==> flow/design.v <==
module Interrupt_Controller (
        input   wire            clk_in,
        input   wire            rst_in,
        input   wire    [7:0]   intr_rq,
        inout   wire    [7:0]   intr_bus,
        input   wire            intr_in,
        output  wire            intr_out,
        output  wire            bus_oe
    );
    localparam  [3:0]   S_Reset                 = 4'b0000,
                        S_GetCommands           = 4'b0001,
                        S_JumpIntMethod         = 4'b0010,
                        S_StartPolling          = 4'b0011,
                        S_TxIntInfoPolling      = 4'b0100,
                        S_AckTxInfoRxPolling    = 4'b0101,
                        S_AckISRDonePolling     = 4'b0110,
                        S_StartPriority         = 4'b0111,
                        S_TxIntInfoPriority     = 4'b1000,
                        S_AckTxInfoRxPriority   = 4'b1001,
                        S_AckISRDonePriority    = 4'b1010,
                        S_Reserved1             = 4'b1011,
                        S_Reserved2             = 4'b1100,
                        S_Reserved3             = 4'b1101,
                        S_Reserved4             = 4'b1110,
                        S_Reserved5             = 4'b1111;
    reg     [3:0]   state_reg, state_next;
    reg     [1:0]   cmdMode_reg, cmdMode_next;
    reg     [1:0]   cmdCycle_reg, cmdCycle_next;
    reg     [2:0]   intrIndex_reg, intrIndex_next;
    reg     [2:0]   intrPtr_reg, intrPtr_next;
    reg     [2:0]   prior_table_next [0:7]; 
    reg     [2:0]   prior_table_reg [0:7];
    reg             oe_reg, oe_next;
    reg     [7:0]   intrBus_reg, intrBus_next;
    reg             intrOut_reg, intrOut_next;
    integer         i;
    always @ (posedge clk_in or posedge rst_in) begin
        if (rst_in) begin
            state_reg           <=  S_Reset;
            cmdMode_reg         <=  2'b00;
            cmdCycle_reg        <=  2'b00;
            oe_reg              <=  1'b0;
            intrBus_reg         <=  8'bzzzzzzzz;
            intrOut_reg         <=  1'b0;
            intrIndex_reg       <=  3'b000;
            intrPtr_reg         <=  3'b000;
            for (i = 0; i < 8; i = i + 1) begin
                prior_table_reg[i]  <=  3'b000;
            end
        end
        else begin
            state_reg           <=  state_next;
            cmdMode_reg         <=  cmdMode_next;
            cmdCycle_reg        <=  cmdCycle_next;
            intrBus_reg         <=  intrBus_next;
            intrOut_reg         <=  intrOut_next;
            oe_reg              <=  oe_next;
            intrIndex_reg       <=  intrIndex_next;
            intrPtr_reg         <=  intrPtr_next;
            for (i = 0; i < 8; i = i + 1) begin
                prior_table_reg[i]  <=  prior_table_next[i];
            end
        end
    end
    always @(*) begin
        state_next          =   state_reg;
        cmdMode_next        =   cmdMode_reg;
        cmdCycle_next       =   cmdCycle_reg;
        oe_next             =   oe_reg;
        intrOut_next        =   intrOut_reg;
        intrBus_next        =   intrBus_reg;
        intrIndex_next      =   intrIndex_reg;
        intrPtr_next        =   intrPtr_reg;
        for (i = 0; i < 8; i = i + 1) begin
            prior_table_next[i] =   prior_table_reg[i];
        end
        case (state_reg)
            S_Reset: begin
                cmdMode_next        =   2'b00;
                cmdCycle_next       =   2'b00;
                intrIndex_next      =   3'b000;
                intrPtr_next        =   3'b000;
                for (i = 0; i < 8; i = i + 1) begin
                    prior_table_next[i] =   3'b000;
                end
                oe_next             =   1'b0;
                state_next  =   S_GetCommands;
            end
            S_GetCommands: begin
                oe_next =   1'b0;
                case (intr_bus[1:0])
                    2'b01: begin
                        cmdMode_next    =   2'b01;
                        state_next      =   S_JumpIntMethod;
                    end
                    2'b10: begin
                        case (cmdCycle_reg)
                            2'b00: begin
                                prior_table_next[0] =   intr_bus[7:5];
                                prior_table_next[1] =   intr_bus[4:2];
                                state_next          =   S_GetCommands;
                                cmdCycle_next       =   cmdCycle_reg + 1'b1;
                            end
                            2'b01: begin
                                prior_table_next[2] =   intr_bus[7:5];
                                prior_table_next[3] =   intr_bus[4:2];
                                state_next          =   S_GetCommands;
                                cmdCycle_next       =   cmdCycle_reg + 1'b1;
                            end
                            2'b10: begin
                                prior_table_next[4] =   intr_bus[7:5];
                                prior_table_next[5] =   intr_bus[4:2];
                                state_next          =   S_GetCommands;
                                cmdCycle_next       =   cmdCycle_reg + 1'b1;
                            end
                            2'b11: begin
                                prior_table_next[6] =   intr_bus[7:5];
                                prior_table_next[7] =   intr_bus[4:2];
                                state_next          =   S_JumpIntMethod;
                                cmdCycle_next       =   cmdCycle_reg + 1'b1;
                                cmdMode_next        =   2'b10;
                            end
                            default: begin
                                state_next      =   S_GetCommands;
                                cmdCycle_next   =   2'b00;
                                cmdMode_next    =   2'b00;
                            end
                        endcase
                    end
                    default: begin
                        state_next  =   S_GetCommands;
                    end
                endcase
            end
            S_JumpIntMethod: begin
                intrIndex_next  =   3'b000;
                intrPtr_next    =   3'b000;
                case (cmdMode_reg)
                    2'b01: begin
                        state_next  =   S_StartPolling;
                    end
                    2'b10: begin
                        state_next  =   S_StartPriority;
                    end
                    default: begin
                        state_next  =   S_Reset;
                    end
                endcase
                oe_next         =   1'b0;
            end
            S_StartPolling: begin
                if (intr_rq[intrIndex_reg]) begin
                    intrOut_next    =   1'b1;
                    state_next      =   S_TxIntInfoPolling;
                end
                else begin
                    intrOut_next    =   1'b0;
                    intrIndex_next  =   intrIndex_reg + 1;
                end
                oe_next         =   1'b0;
            end
            S_TxIntInfoPolling: begin
                if (~intr_in) begin
                    intrOut_next    =   1'b0;
                    intrBus_next    =   {5'b01011, intrIndex_reg};
                    oe_next         =   1'b1;
                    state_next      =   S_AckTxInfoRxPolling;
                end
                else
                    state_next      =   S_TxIntInfoPolling;
            end
            S_AckTxInfoRxPolling: begin
                if (~intr_in) begin
                    oe_next         =   1'b0;
                    state_next      =   S_AckISRDonePolling;
                end
            end
            S_AckISRDonePolling: begin
                if ((~intr_in) && (intr_bus[7:3] == 5'b10100) && (intr_bus[2:0] == intrIndex_reg)) begin
                    state_next  =   S_StartPolling;
                end
                else if ((~intr_in) && (intr_bus[7:3] != 5'b10100) && (intr_bus[2:0] != intrIndex_reg)) begin
                    state_next  =   S_Reset;
                end
                else begin
                    state_next  =   S_AckISRDonePolling;
                end
            end
            S_StartPriority: begin
                if (intr_rq[prior_table_reg[0]]) begin
                    intrPtr_next    =   prior_table_reg[0];
                    intrOut_next    =   1'b1;
                    state_next      =   S_TxIntInfoPriority;
                end
                else if (intr_rq[prior_table_reg[1]]) begin
                    intrPtr_next    =   prior_table_reg[1];
                    intrOut_next    =   1'b1;
                    state_next      =   S_TxIntInfoPriority;
                end
                else if (intr_rq[prior_table_reg[2]]) begin
                    intrPtr_next    =   prior_table_reg[2];
                    intrOut_next    =   1'b1;
                    state_next      =   S_TxIntInfoPriority;
                end
                else if (intr_rq[prior_table_reg[3]]) begin
                    intrPtr_next    =   prior_table_reg[3];
                    intrOut_next    =   1'b1;
                    state_next      =   S_TxIntInfoPriority;
                end
                else if (intr_rq[prior_table_reg[4]]) begin
                    intrPtr_next    =   prior_table_reg[4];
                    intrOut_next    =   1'b1;
                    state_next      =   S_TxIntInfoPriority;
                end
                else if (intr_rq[prior_table_reg[5]]) begin
                    intrPtr_next    =   prior_table_reg[5];
                    intrOut_next    =   1'b1;
                    state_next      =   S_TxIntInfoPriority;
                end
                else if (intr_rq[prior_table_reg[6]]) begin
                    intrPtr_next    =   prior_table_reg[6];
                    intrOut_next    =   1'b1;
                    state_next      =   S_TxIntInfoPriority;
                end
                else if (intr_rq[prior_table_reg[7]]) begin
                    intrPtr_next    =   prior_table_reg[7];
                    intrOut_next    =   1'b1;
                    state_next      =   S_TxIntInfoPriority;
                end
                else begin
                    intrOut_next    =   1'b0;
                    state_next      =   S_StartPriority;
                end
                oe_next =   1'b0;
            end
            S_TxIntInfoPriority: begin
                if (~intr_in) begin
                    intrOut_next    =   1'b0;
                    intrBus_next    =   {5'b01011, intrPtr_reg};
                    oe_next         =   1'b1;
                    state_next      =   S_AckTxInfoRxPriority;
                end
                else begin
                    state_next      =   S_TxIntInfoPriority;
                end
            end
            S_AckTxInfoRxPriority: begin
                if (~intr_in) begin
                    oe_next     =   1'b0;
                    state_next  =   S_AckISRDonePriority;
                end
            end
            S_AckISRDonePriority: begin
                if ((~intr_in) && (intr_bus[7:3] == 5'b10100) && (intr_bus[2:0] == intrPtr_reg)) begin
                    state_next  =   S_StartPriority;
                end
                else if ((~intr_in) && (intr_bus[7:3] != 5'b10100) && (intr_bus[2:0] != intrPtr_reg)) begin
                    state_next  =   S_Reset;
                end
                else begin
                    state_next  =   S_AckISRDonePriority;
                end
            end
            default: begin
                state_next  =   S_Reset;
            end
        endcase
    end
    assign bus_oe =   oe_reg;
    assign intr_out =   intrOut_reg;
    assign intr_bus =   (oe_reg)? intrBus_reg : 8'bzzzzzzzz;
endmodule
# Tool chain data of Interrupt_Controller
# What the tools print for Interrupt_Controller, step after step.
# Lines are those of the file above, counted from 1.
# Cell names lack the library's common part.
# Not given: --
# setup
design,Interrupt_Controller
clock_port,clk_in
library,sky130hd
pvt_corner,tt_025C_1v80

# After elaboration
# Counts by Yosys on the flattened word-level netlist (proc, flatten, opt, wreduce). Print and check cells are left out.
# op_classes
addsub,2
mul,0
n_div,0
n_cmp,0
eq_ne,39
shifts,9
mux,79
n_logic,1
reduce_logical,35
# ops
op,count
two-way mux 3 bit,27
variable part select 8 x 3 -> 1 bit,9
parallel mux 3 bit (select 2 bit),11
two-way mux 4 bit,13
parallel mux 4 bit (select 11 bit),1
inequality test 2 bit with constant B,13
AND reduction 3 bit,8
two-way mux 8 bit,3
equality test 4 x 3 -> 1 bit with constant B,4
parallel mux 8 bit (select 2 bit),1
parallel mux 4 bit (select 2 bit),2
two-way mux 1 bit,13
OR reduction 3 bit,4
equality test 4 bit with constant B,3
parallel mux 2 bit (select 2 bit),3
inequality test 9 bit with constant B,1
equality test 2 bit with constant B,4
AND reduction 2 bit,4
nonzero test 2 bit,4
equality test 4 x 2 -> 1 bit with constant B,2
logical AND 1 bit,6
equality test 2 x 1 -> 1 bit with constant B,3
OR reduction 2 bit,3
equality test 3 bit,2
inequality test 3 bit,2
inequality test 3 bit with constant B,2
parallel mux 1 bit (select 3 bit),2
two-way mux 2 bit,3
# Other operator kinds: 12; their cells: 12.
# word_totals
regBits,48
latch_bits,0
ram_bits,0
rom_bits,0
clocked_rd_ports_x_width,0
memories,0
output_inout_bits,10
elab_cells,181

# Longest topological paths
# Depth = most cells in a row (Yosys ltp): at word level without a register or memory, in the mapped netlist without a sequential cell, where the memories' decode and read muxes count.
# depth
word_depth,10
ABC_AREA,0
mapped_depth,7
ltp_nobuf,6

# Mapped cells and area
# The flow's flattened synthesis, as Yosys stat reports it; memories are mapped. The netlist is that of the ABC_AREA named above (0 if unset); the other value can give another one.
# by_type
cell,count,type_area_um2
dfrtp_1,34,850.816
nand2_1,34,127.622
mux2_2,9,101.347
o21ai_0,19,95.091
mux4_2,4,90.086
ha_1,7,87.584
inv_1,23,86.333
mux2i_1,7,70.067
xnor2_1,7,61.309
a21oi_1,11,55.053
clkbuf_1,11,41.29
nand2b_1,5,31.28
o22ai_1,5,31.28
a22oi_1,4,30.029
buf_4,4,30.029
nor2_1,8,30.029
a22o_1,3,26.275
dfstp_2,1,26.275
# Other cell types: 38; their cells: 53.
# synth_totals
cell_count,249
area_um2,2277.2
ff_cells,35
n_buf,17

# Path before layout
# OpenSTA on the mapped netlist: ideal clock, no wires. The path of least setup slack (recovery checks aside). Input and output delay are each 20% of the period. Register names are those of the netlist, which keeps one name where synthesis merged equal registers.
# synth_path
path_kind,reg-to-reg
start,reg intrIndex_reg[0]
end,reg intrOut_reg
clock_period_ns,2.19
setup_ns,0.125
launch_ns,0.000
arrival_ns,1.870
required_time_ns,2.065
slack_ns,0.196
delay_ns,1.995
path_stages,7
n_path_buf,1
synth_period_reached_ns,1.994
# "delay_ns" is the arrival time less input delay plus setup time.
# "path_stages": output pins that drive a net of the path, with the launching flip-flop's if there is one; two outputs of one cell count as two.
# "synth_period_reached_ns" is the clock period less the worst setup slack; recovery checks do not enter. This is arithmetic on one report: input and output delays are still those of the set period (20% each).
# Between the ends stands the longest chain of elaborated cells between them, by number of cells; it is not shown to be the way that was timed. Of several equally long chains one is given.
# Each line given opens the expression or statement behind the cell; cells for indexed reads and writes are added by Yosys, which also makes memories of some case tables.
# synth_via
cell_sequence,dfrtp_1 clkbuf_1 mux4_2 mux2i_2 nor3_1 a2bb2oi_1 mux2_2
elab_chain_cells,3
cone_cells,3
cone_lines,2
# synth_lines
element,line,rtl
"start, declared",29,"reg     [2:0]   intrIndex_reg, intrIndex_next;"
"start, assigned",45,intrIndex_reg       <=  3'b000;
"start, assigned",58,intrIndex_reg       <=  intrIndex_next;
variable part select 8 x 3 -> 1 bit,152,if (intr_rq[intrIndex_reg]) begin
two-way mux 1 bit,152,
parallel mux 1 bit (select 3 bit),77,case (state_reg)
"end, assigned",44,intrOut_reg         <=  1'b0;
"end, assigned",56,intrOut_reg         <=  intrOut_next;
"end, declared",35,"reg             intrOut_reg, intrOut_next;"

# Path in the finished layout
# From the final timing report of flow run 2: the path of least setup slack in the routed layout; clock arrival at registers is part of the times.
# layout_path
path_kind,reg-to-reg
start,reg prior_table_reg[3][0]
end,reg intrPtr_reg[1]
clock_period_ns,1.74
setup_ns,0.12
launch_ns,0.29
arrival_ns,2.06
required_time_ns,1.91
slack_ns,-0.15
path_stages,5
n_path_buf,0
# Between the ends stands the longest chain of elaborated cells between them, by number of cells; it is not shown to be the way that was timed. Of several equally long chains one is given.
# layout_via
cell_sequence,dfrtp_1 mux4_2 or4_4 o2111ai_2 nand3_1
elab_chain_cells,6
cone_cells,8
cone_lines,5
# layout_lines
element,line,rtl
"start, declared",32,reg     [2:0]   prior_table_reg [0:7];
"start, assigned",48,prior_table_reg[i]  <=  3'b000;
"start, assigned",61,prior_table_reg[i]  <=  prior_table_next[i];
variable part select 8 x 3 -> 1 bit,205,else if (intr_rq[prior_table_reg[3]]) begin
two-way mux 3 bit,205,
two-way mux 3 bit,200,else if (intr_rq[prior_table_reg[2]]) begin
two-way mux 3 bit,195,else if (intr_rq[prior_table_reg[1]]) begin
two-way mux 3 bit,190,if (intr_rq[prior_table_reg[0]]) begin
parallel mux 3 bit (select 2 bit),77,case (state_reg)
"end, assigned",46,intrPtr_reg         <=  3'b000;
"end, assigned",59,intrPtr_reg         <=  intrPtr_next;
"end, declared",30,"reg     [2:0]   intrPtr_reg, intrPtr_next;"

FLOW RESULTS
============

Settings and measured results of 2 stored flow runs for module Interrupt_Controller (sky130hd), not sorted in any way. The constraints put input and output delay at 20% of the set period each and load the outputs with 0.01 pF.
"clock_period_reached_ns" is the run's clock period less its worst setup slack. It is reckoned from that one timing run; input and output delays stay at 20% of the period that was set.
"worst_path_ns": the worst setup path's part of the clock period (all of it between registers, 20% less for each end at a port) less its slack. A launch clock that arrives late makes it longer, a capture clock that arrives late makes it shorter.
"final_power_w" rests on the timing tool's default activity at the inputs, not on a simulated workload.

Flow run 1, flow files:
==> flow/run.sh <==
#!/bin/bash
# the make line also repeats the synthesis and layout settings of config.mk as NAME=value (left out here)
make -C /OpenROAD-flow-scripts/flow DESIGN_CONFIG=/design/flow/config.mk WORK_HOME=/design/flow/orfs CLKGATE_MAP_FILE= finish
==> flow/config.mk <==
export PLATFORM = sky130hd
export DESIGN_NAME = Interrupt_Controller
export DESIGN_NICKNAME = Interrupt_Controller
export VERILOG_FILES = /design/flow/design.v
export SDC_FILE = /design/flow/constraint.sdc
export NUM_CORES = 4
export LEC_CHECK = 0
export ABC_AREA = 1
export CAP_MARGIN = 10
export CELL_PAD_IN_SITES_DETAIL_PLACEMENT = 1
export CORE_MARGIN = 2
export CORE_UTILIZATION = 68
export CTS_CLUSTER_DIAMETER = 48
export GPL_ROUTABILITY_DRIVEN = 1
export MAX_ROUTING_LAYER = met4
export PLACE_DENSITY = 0.64
export SETUP_SLACK_MARGIN = 0.65
export SLEW_MARGIN = 20
==> flow/constraint.sdc <==
create_clock -name core_clock -period 2.27 [get_ports {clk_in}]
set_input_delay 0.4540 -clock core_clock [delete_from_list [all_inputs] [get_ports {clk_in}]]
set_output_delay 0.4540 -clock core_clock [all_outputs]
set_load 0.01 [all_outputs]

Flow run 1: no results, placement failed with DPL-0033

Flow run 2, flow files:
==> flow/run.sh <==
#!/bin/bash
# the make line also repeats the synthesis and layout settings of config.mk as NAME=value (left out here)
make -C /OpenROAD-flow-scripts/flow DESIGN_CONFIG=/design/flow/config.mk WORK_HOME=/design/flow/orfs CLKGATE_MAP_FILE= finish
==> flow/config.mk <==
export PLATFORM = sky130hd
export DESIGN_NAME = Interrupt_Controller
export DESIGN_NICKNAME = Interrupt_Controller
export VERILOG_FILES = /design/flow/design.v
export SDC_FILE = /design/flow/constraint.sdc
export NUM_CORES = 4
export LEC_CHECK = 0
export CAP_MARGIN = 20
export CORE_MARGIN = 2
export CORE_UTILIZATION = 40
export SLEW_MARGIN = 20
==> flow/constraint.sdc <==
create_clock -name core_clock -period 1.74 [get_ports {clk_in}]
set_input_delay 0.3480 -clock core_clock [delete_from_list [all_inputs] [get_ports {clk_in}]]
set_output_delay 0.3480 -clock core_clock [all_outputs]
set_load 0.01 [all_outputs]

==> results of flow run 2, as CSV <==
result,value
total_die_area_um2,6312.3
final_power_w,0.003383
holdWs_ns,0.171
ys_area_um2,2277.2
stdcell_area_um2,2934.1
setup_worst_slack_ns,-0.150
clock_period_reached_ns,1.890
worst_path_ns,1.89
worst_path_kind,"reg-to-reg"
